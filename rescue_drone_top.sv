==> flow/design.v <==
module drone_fsm (
    input logic clk,
    input logic reset,
    input logic [1:0] cmd,
    input logic thermal_found,
    input logic [1:0] img_pass,
    input logic [7:0] altitude,
    input logic err,
    input logic sensor_check,
    input logic man_ctrl,
    input logic target_found,
    input logic is_charging,
    output logic [3:0] state_out,
    output logic [3:0] led,
    output logic [1:0] propellor_status,
    output logic charge_status,
    output logic check_sensors,
    output logic check_propellers,
    output logic flight_error,
    output logic image_scan,
    output logic destination,
    output logic manual_control,
    output logic maintenance_req
);
    typedef enum logic [3:0] {
        S_IDLE = 4'b0000,
        S_INIT = 4'b0001,
        S_FAIL = 4'b0010,
        S_TAKEOFF = 4'b0011,
        S_SEARCH = 4'b0100,
        S_IMAGE_CAPTURE = 4'b0101,
        S_RETURN_BASE = 4'b0110,
        S_MANUAL_CONTROL = 4'b0111,
        S_TARGET_FOUND = 4'b1000,
        S_MAINTENANCE = 4'b1001
    } statetype;
    statetype state;
    statetype next_state;
    logic [15:0] timer;  
    parameter SEARCH_TIMER = 16'd1000;   
    always_ff @(posedge clk or posedge reset) 
        if (reset)  state <= S_IDLE;
        else        state <= next_state;
    always_ff @(posedge clk or posedge reset) begin
        if (reset)
            timer <= 16'd0;
        else if (state == S_IMAGE_CAPTURE)
            timer <= timer + 16'd1;
        else
            timer <= 16'd0;
    end
    always @(posedge clk) begin
        case(state)
            S_IDLE: 
                if (cmd == 2'b01) 
                    next_state = S_INIT;
            S_INIT:
                if (sensor_check)
                    next_state = S_TAKEOFF;
                else if (err)
                    next_state = S_FAIL;
            S_FAIL:
                if (cmd == 2'b01) 
                    next_state = S_MAINTENANCE;
            S_TAKEOFF:
                if (altitude > 8'h32)   
                    next_state = S_SEARCH;
                else if (err == 1)
                    next_state = S_FAIL;
            S_SEARCH:
                if (thermal_found)
                    next_state = S_TARGET_FOUND;
                else if (target_found)
                    next_state = S_RETURN_BASE;
                else if (err)
                    next_state = S_FAIL;
                else if (man_ctrl)
                    next_state = S_MANUAL_CONTROL;
            S_TARGET_FOUND:
                if (thermal_found && img_pass ==2'b10)  
                    next_state = S_IMAGE_CAPTURE;
                else if (img_pass == 2'b01)  
                    next_state = S_SEARCH;
            S_IMAGE_CAPTURE:
                if (timer >= SEARCH_TIMER)
                    next_state = S_SEARCH;
            S_RETURN_BASE:
                if (is_charging == 1)  
                    next_state = S_IDLE;
                else if (cmd == 2'b10)
                    next_state = S_MAINTENANCE;
            S_MANUAL_CONTROL:
                if (man_ctrl == 0)
                    next_state = S_SEARCH;   
                else if (cmd == 2'b11)
                    next_state = S_MAINTENANCE;
            S_MAINTENANCE:
                if (!err)   
                    next_state = S_IDLE;
                else if (man_ctrl == 1)
                    next_state = S_MANUAL_CONTROL;
            default: 
                next_state = S_IDLE;   
        endcase
    end
    always @* begin
        led = 4'b0000;
        propellor_status = 2'b00;
        charge_status = 1'b0;
        check_sensors = 1'b0;
        check_propellers = 1'b0;
        flight_error = 1'b0;
        image_scan = 1'b0;
        destination = 1'b0;
        manual_control = 1'b0;
        maintenance_req = 1'b0;
        case(state)
            S_IDLE: begin
                charge_status = 1'b1;   
            end
            S_INIT: begin
                check_sensors = 1'b1;
                check_propellers = 1'b1;
            end
            S_FAIL: begin
                flight_error = 1'b1;
                led = 4'b0001;
            end
            S_TAKEOFF: begin
                propellor_status = 2'b01;   
            end
            S_SEARCH: begin
                led = 4'b1000;
                propellor_status = 2'b10;    
            end
            S_IMAGE_CAPTURE: begin
                image_scan = 1'b1;
            end
            S_RETURN_BASE: begin
                destination = 1'b1;   
            end
            S_MANUAL_CONTROL: begin
                manual_control = 1'b1; 
                propellor_status = 2'b00;  
            end
            S_TARGET_FOUND: begin
                image_scan = 1'b1;  
                propellor_status = 2'b11;  
            end
            S_MAINTENANCE: begin
                check_sensors = 1'b1;
                check_propellers = 1'b1;
                led = 4'b0010;
                maintenance_req = 1'b1;  
            end
            default: begin
            end
        endcase
    end
    assign state_out = state;
endmodule
# Step by step through the tools: drone_fsm
# The steps from the RTL of drone_fsm to its reports follow in flow order.
# Line numbers count from 1 in the design file above.
# Library cell names are shortened.
# A cell with n/a has no value.
[setup]
top_module = "drone_fsm"
clk_port = "clk"
library = "sky130hd"
pvt_corner = "tt_025C_1v80"

# Word-level counts
# Counts by Yosys on the flattened word-level netlist (proc, flatten, opt, wreduce; memories kept). Register bits leave out memories and registers merged into their read ports (data or address). Print and check cells are left out. Cells with the same type and inputs are merged into one.
# Yosys's memory passes give these memory sizes; they may raise the number of words (mostly to a power of two), join words into wider ones and drop unused or constant bits.
[classes]
n_addsub = 1
multipliers = 0
div_mod_pow = 0
cmp = 2
equal = 20
n_shift = 0
mux = 19
logic = 0
reduce_and_logical = 3
[op_table]
columns = ["op", "n"]
rows = [
  ["2-to-1 mux 4 bit", 17],
  ["case mux 4 bit (select 10 bit)", 1],
  ["adder 16 x 1 -> 16 bit (second input constant)", 1],
  [">= comparator 16 x 10 -> 1 bit (second input constant)", 1],
  ["equality test 4 x 3 -> 1 bit (second input constant)", 4],
  ["2-to-1 mux 16 bit", 1],
  ["!= test 3 bit (second input constant)", 3],
  ["equality test 4 x 2 -> 1 bit (second input constant)", 2],
  ["equality test 4 bit (second input constant)", 2],
  ["greater-than comparator 8 x 6 -> 1 bit (second input constant)", 1],
  ["equality test 2 bit (second input constant)", 3],
  ["!= test 2 bit (second input constant)", 3],
  ["AND reduction 6 bit", 1],
  ["equality test 2 x 1 -> 1 bit (second input constant)", 2],
  ["equality test 4 x 1 -> 1 bit (second input constant)", 1],
  ["zero test 4 bit", 1],
  ["logical AND 1 bit", 1],
]
[bits]
register_bits = 24
latchBits = 0
mem_bits_rw = 0
rom_bits = 208
clocked_rd_ports_x_width = 0
n_memories = 1
in_bits = 20
output_inout_bits = 18
elab_cells = 49
[memory_table]
columns = ["name", "size", "width", "rd", "wr", "line", "text"]
rows = [
  ["(name not given)", 16, 13, 1, 0, 117, "case(state)"],
]

# Depth
# Depth = most cells in a row (Yosys ltp): at word level without a register or memory, in the mapped netlist without a sequential cell, where the memories' decode and read muxes count.
[depth]
word_depth = 5
ABC_AREA = 0
ltp_mapped = 5
mapped_depth_nobuf = 5

# Synthesis result
# Source: synth_stat.txt of the flow (Yosys; design flattened, memories mapped). It holds for the ABC_AREA given above (unset counts as 0); a run with the other value may have another netlist.
[mapped]
mapped_cells = 177
mapped_area_mm2 = 0.0015477
seq_area_mm2 = 0.0006206
ffs = 24
buf_cells = 9
[by_type]
columns = ["cell", "n", "type_area_um2"]
rows = [
  ["dfrtp_1", 20, 500.48],
  ["edfxtp_1", 4, 120.115],
  ["nor2_1", 26, 97.594],
  ["nor3_1", 11, 55.053],
  ["xnor2_1", 6, 52.55],
  ["xor2_1", 5, 43.792],
  ["a21oi_1", 8, 40.038],
  ["inv_1", 10, 37.536],
  ["nand2_1", 10, 37.536],
  ["nand3_1", 7, 35.034],
  ["buf_4", 4, 30.029],
  ["or4_1", 4, 30.029],
  ["ha_1", 2, 25.024],
  ["nand2b_1", 4, 25.024],
  ["nand3b_1", 3, 22.522],
  ["a32o_1", 2, 20.019],
  ["nand3_2", 2, 20.019],
  ["o21ai_0", 4, 20.019],
]
# Not listed: further types 30, cells in them 45.

# Worst setup path after synthesis
# Path of least setup slack by OpenSTA after synthesis, without wires, with an ideal clock, recovery checks aside; 20% of the period is set as input and as output delay. Where synthesis merged equal registers, the netlist keeps one of their names.
[synth_path]
path_kind = "register to register"
start = "register state[1]"
end = "register next_state[0]"
tclk_ns = 1.75
setup_time_ns = 0.158
t_first_pin_ns = 0.000
arrival_time_ns = 1.625
required_ns = 1.592
slack_ns = -0.033
path_delay_ns = 1.783
stages = 6
path_buffers = 1
synth_period_reached_ns = 1.783
# "path_delay_ns" is the arrival time less input delay plus setup time.
# "stages": output pins that drive a net of the path, with the launching flip-flop's if there is one; two outputs of one cell count as two.
# "synth_period_reached_ns" = period - worst setup slack (recovery checks aside). The figure is calculated, with input and output delays left at 20% of the set period.
# The rows between start and end are the longest chain of elaborated cells between them; the timing report does not say that the signal goes this way. Where chains are equally long, one stands for them.
# Each line given opens the expression or statement behind the cell; cells for indexed reads and writes are added by Yosys, which also makes memories of some case tables.
# A register here has more assigning lines than the two given.
# The path ends at the data pin of a flip-flop with enable; ways to the enable are not counted.
[synth_between]
cell_sequence = "dfrtp_1 -> clkbuf_1 -> nor4bb_1 -> and2_1 -> a21oi_1 -> o211ai_1"
elab_chain_cells = 2
cone_cells = 11
classes_between = "eq/ne (9); mux (1); reduce/logical (1)"
[synth_rtl]
columns = ["element", "line", "text"]
rows = [
  ["start: declaration", 37, "statetype state;"],
  ["start: assignment", 42, "if (reset)  state <= S_IDLE;"],
  ["start: assignment", 43, "else        state <= next_state;"],
  ["equality test 4 bit", 53, "case(state)"],
  ["case mux 4 bit (select 10 bit)", 53, ""],
  ["end: assignment", 56, "next_state = S_INIT;"],
  ["end: assignment", 59, "next_state = S_TAKEOFF;"],
  ["end: declaration", 38, "statetype next_state;"],
]
# Some nets on the timed path still bear RTL names; the line given drives or declares the net.
[synth_named_nets]
columns = ["signal", "line", "text"]
rows = [
  ["maintenance_req", 117, "case(state)"],
]

# Timing after layout
# Path of least setup slack in the final report of run A (OpenROAD, finished layout, wires in). Where an end is a register, its clock arrival counts in the times.
[layout_path]
path_kind = "register to output"
start = "register state[0]"
end = "output image_scan"
tclk_ns = 2.59
out_delay_ns = 0.52
t_first_pin_ns = 0.26
arrival_time_ns = 2.05
required_ns = 2.07
slack_ns = 0.02
stages = 6
path_buffers = 2
# The rows between start and end are the longest chain of elaborated cells between them; the timing report does not say that the signal goes this way. Where chains are equally long, one stands for them.
# The chain passes a memory read, where the word-level depth is cut; so it can be longer than that depth.
[layout_between]
cell_sequence = "dfrtp_2 -> buf_4 -> nor2_1 -> nand2_1 -> a21oi_1 -> clkdlybuf4s50_1"
elab_chain_cells = 1
cone_cells = 1
lines_between = 1
classes_between = "memory (1)"
[layout_rtl]
columns = ["element", "line", "text"]
rows = [
  ["start: declaration", 37, "statetype state;"],
  ["start: assignment", 42, "if (reset)  state <= S_IDLE;"],
  ["start: assignment", 43, "else        state <= next_state;"],
  ["memory (16 x 13 bit)", 117, "case(state)"],
  ["end: declaration", 20, "output logic image_scan,"],
]

# Measured data: module drone_fsm, platform sky130hd, 2 stored runs of the flow under differing settings, order arbitrary. Input and output delays are each 20% of the period that was set; the output load is 0.01 pF.
# By "timing.achieved_period_ns" is meant the clock period of the run minus its worst setup slack. This is arithmetic on one report: input and output delays are still those of the set period (20% each).
# "worst_path_time_ns" is the time allowed to the run's worst setup path (the clock period less input and output delay, where it has them) less its slack. Clock arrival times count: a late capture clock shortens it, a late launch clock lengthens it.
# "power_uw" rests on the timing tool's default activity at the inputs, not on a simulated workload.

[[run]]
name = "run A"
[run.settings]
period_ns = 2.59
CORE_UTILIZATION = 32
PLACE_DENSITY_LB_ADDON = 0.04
HOLD_SLACK_MARGIN = 0.25
CORE_ASPECT_RATIO = 1.47
CORE_MARGIN = 5
TNS_END_PERCENT = 20
ABC_AREA = 0
GPL_TIMING_DRIVEN = 1
CAP_MARGIN = 0
MIN_ROUTING_LAYER = "met2"
SLEW_MARGIN = 20
[run.results]
dieArea_mm2 = 0.0063534
final_setup_tns_ns = 0.000
layout_stdcell_area_mm2 = 0.0020945
ws_hold_ns = 0.411
worst_setup_slack_ns = 0.023
timing.achieved_period_ns = 2.567
synth_area_mm2 = 0.0015477
worst_path_time_ns = 2.05
worstPathKind = "register to output"
power_uw = 1803

[[run]]
name = "run B"
[run.settings]
period_ns = 3.66
CORE_UTILIZATION = 46
SETUP_SLACK_MARGIN = 0.87
PLACE_DENSITY_LB_ADDON = 0.13
CORE_MARGIN = 9
ABC_AREA = 1
GPL_TIMING_DRIVEN = 1
CTS_CLUSTER_SIZE = 64
CTS_CLUSTER_DIAMETER = 123
CAP_MARGIN = 25
MIN_ROUTING_LAYER = "met2"
SLEW_MARGIN = 20
[run.results]
dieArea_mm2 = 0.0061458
final_setup_tns_ns = 0.000
layout_stdcell_area_mm2 = 0.0020945
ws_hold_ns = 0.388
worst_setup_slack_ns = 0.981
timing.achieved_period_ns = 2.679
synth_area_mm2 = 0.0016779
worst_path_time_ns = 1.95
worstPathKind = "register to output"
power_uw = 1068
